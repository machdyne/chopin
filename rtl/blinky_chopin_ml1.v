==> flow/design.v <==
module blinky
#(
)
(
	input CLK_48,
	output LED,
   output PMOD_A1, PMOD_A2, PMOD_A3, PMOD_A4,
   output PMOD_A7, PMOD_A8, PMOD_A9, PMOD_A10,
   output PMOD_B1, PMOD_B2, PMOD_B3, PMOD_B4,
   output PMOD_B7, PMOD_B8, PMOD_B9, PMOD_B10,
);
   assign PMOD_A1 = counter[28];
   assign PMOD_A2 = counter[27];
   assign PMOD_A3 = counter[26];
   assign PMOD_A4 = counter[25];
   assign PMOD_A7 = counter[24];
   assign PMOD_A8 = counter[23];
   assign PMOD_A9 = counter[22];
   assign PMOD_A10 = counter[21];
   assign PMOD_B1 = counter[28];
   assign PMOD_B2 = counter[27];
   assign PMOD_B3 = counter[26];
   assign PMOD_B4 = counter[25];
   assign PMOD_B7 = counter[24];
   assign PMOD_B8 = counter[23];
   assign PMOD_B9 = counter[22];
   assign PMOD_B10 = counter[21];
	reg [28:0] counter = 0;
   assign LED = ~counter[25];
   always @(posedge CLK_48) begin
      counter <= counter + 1;
   end
endmodule
* Reports on blinky *
What the tools print for blinky, step after step.
Line numbers count from 1 in the design file above.
Operators: Yosys type, input widths -> output width; for muxes data width and select width s.
Library cell names are shortened.
A cell with -- has no value.

set-up
  design top = blinky
  clock = CLK_48
  cell library = sky130hd
  corner = tt_025C_1v80

* Word level *
Yosys after proc, flatten, opt, wreduce and memory -nomap, before mapping. Enables and synchronous resets that opt folds into registers are not counted as muxes. Memory bits, and registers merged into a memory's read port (data or address), are not among the register bits. Print and check cells are not counted. Equal cells are merged and count once.

word-level totals
  elaborated cells = 3
  bits in latches = 0
  output and inout port bits = 17
  clocked read ports x word width = 0
  bits in registers = 29
  input port bits = 1
  memory bits (writable) = 0
  ROM bits = 0
  memory cells = 0

cells by class
  multiply operators = 0
  eq/ne operators = 0
  bitwise gates (word level) = 1
  add/subtract/negate cells = 1
  reductions and logical operators = 0
  multiplexer cells = 0
  div/mod/pow operators = 0
  order comparisons = 0
  shifts and indexed selects = 0

operators with widths
  kind                   count
  $add 29x1->29 const B  1
  $not 1->1              1

* Logic depth *
Longest topological path by Yosys (ltp), each cell counted once; first at word level (registers and memories cut), then after technology mapping (sequential cells cut; the memories' decode and read muxes count).

depth
  depth after elaboration = 1
  ABC_AREA = 0
  depth in mapped cells = 5
  depth with buffers taken out = 5

* Mapped cells and area *
Source: synth_stat.txt of the flow (Yosys; design flattened, memories mapped). It holds for the ABC_AREA given above (unset counts as 0); a run with the other value may have another netlist.
Totals and module areas in this step are rounded.

cells by type
  cell type  count
  dfxtp_1    29
  xnor2_1    20
  nand3_1    13
  xor2_1     7
  buf_4      8
  nand2_1    11
  nand4_1    6
  nor2_1     9
  nand4_4    1
  nor4_4     1
  and4_1     2
  nor3_1     3
  and3_1     2
  ha_1       1
  inv_1      3
  and4_2     1
  and3_2     1
  and2_1     1

Not listed: further types 2, cells in them 2.

mapped netlist
  synthesis area = 0.0012 mm²
  cells in the netlist = 121
  flip-flop cells = 29

* Worst setup path after synthesis *
OpenSTA on the mapped netlist: ideal clock, no wires. The path of least setup slack (recovery checks aside). Input and output delay are each 20% of the period. Register names are those of the netlist, which keeps one name where synthesis merged equal registers.

timing path after synthesis
  path type = flip-flop to flip-flop
  start = register counter[7]
  end = register counter[23]
  launch time at the first pin = 0 ps
  arrival time = 1,323 ps
  setup time = 123 ps
  path delay = 1,446 ps
  slack = -6 ps
  stages = 5
  period = 1,440 ps
  synthesis period reached = 1,446 ps

"path delay" is the arrival time less input delay plus setup time.
"stages" counts driving pins, that of a launching flip-flop among them; a cell with two outputs on the path counts twice.
"synthesis period reached" is the clock period less the worst setup slack; recovery checks do not enter. This is arithmetic on one report: input and output delays are still those of the set period (20% each).
Between the ends stands the longest chain of elaborated cells between them, by number of cells; it is not shown to be the way that was timed. Of several equally long chains one is given.
Each line given opens the expression or statement behind the cell; cells for indexed reads and writes are added by Yosys, which also makes memories of some case tables.

on the way, after synthesis
  cell sequence = dfxtp_1 -> nand4_4 -> nor4_4 -> nand4_1 -> xnor2_1
  length of the longest elaborated chain = 1
  elaborated cells between the ends (all ways) = 1

RTL lines, path after synthesis
  what             line  text
  start, declared  28    reg [28:0] counter = 0;
  start, assigned  31    counter <= counter + 1;
  $add 29x1->29    31
  end, assigned    31
  end, declared    28

* Timing after layout *
From the final timing report of run 1: the path of least setup slack in the routed layout; clock arrival at registers is part of the times.
The report prints the path's times to 10 ps; the period is as set.

timing path post-layout
  path type = flip-flop to output port
  start = register counter[22]
  end = output PMOD_B9
  arrival time = 1,370 ps
  launch time at the first pin = 280 ps
  slack = 260 ps
  output delay = 410 ps
  stages = 3
  period = 2,040 ps

on the way, post-layout
  cell sequence = dfxtp_1 -> buf_4 -> clkdlybuf4s50_1
  length of the longest elaborated chain = 0
  elaborated cells between the ends (all ways) = 0

RTL lines, path post-layout
  what             line  text
  start, declared  28    reg [28:0] counter = 0;
  start, assigned  31    counter <= counter + 1;
  end, declared    10    output PMOD_B7, PMOD_B8, PMOD_B9, PMOD_B10,

==> runs of blinky <==
2 stored runs of blinky in the flow (synthesis by Yosys, layout by OpenROAD, sky130hd cells), in arbitrary order. Constraints: input delay and output delay 20% of the set period each, output load 0.01 pF.
By "clock period reached" is meant the clock period of the run minus its worst setup slack. This is arithmetic on one report: input and output delays are still those of the set period (20% each).
"worst path time" is the time allowed to the run's worst setup path (the clock period less input and output delay, where it has them) less its slack. Clock arrival times count: a late capture clock shortens it, a late launch clock lengthens it.
By "total design power" is meant OpenSTA's value without simulated activity: inputs other than the clock are taken to toggle once in ten clock periods, and the tool carries that through the logic.
"worst path time" is known to 10 ps.
Measured values are rounded.
Settings: -- = not set for that run.

setting or result                     run 1                     run 2
period_ns                             2.04                      1.71
CORE_UTILIZATION                      20                        40
PLACE_DENSITY_LB_ADDON                0.03                      --
CORE_ASPECT_RATIO                     1.25                      --
CELL_PAD_IN_SITES_DETAIL_PLACEMENT    1                         --
GPL_TIMING_DRIVEN                     0                         --
GPL_ROUTABILITY_DRIVEN                0                         --
CTS_CLUSTER_DIAMETER                  314                       --
SLEW_MARGIN                           10                        20
CAP_MARGIN                            20                        20
CORE_MARGIN                           2                         2
SETUP_SLACK_MARGIN                    --                        0.51
total design power (uW)               1,000                     1,100
utilization in the final report (%)   26                        66
clock period reached (ps)             1,781                     1,311
total negative slack (ps)             0                         0
worst path time (ps)                  1,370                     1,310
critical path type                    flip-flop to output port  flip-flop to flip-flop
netlist area reported by Yosys (mm²)  0.0012                    0.0012
area inside the die boundary (mm²)    0.0067                    0.0035
setup slack of the worst path (ps)    260                       400
std-cell area (final layout) (mm²)    0.0015                    0.0018
smallest hold slack (ps)              430                       450
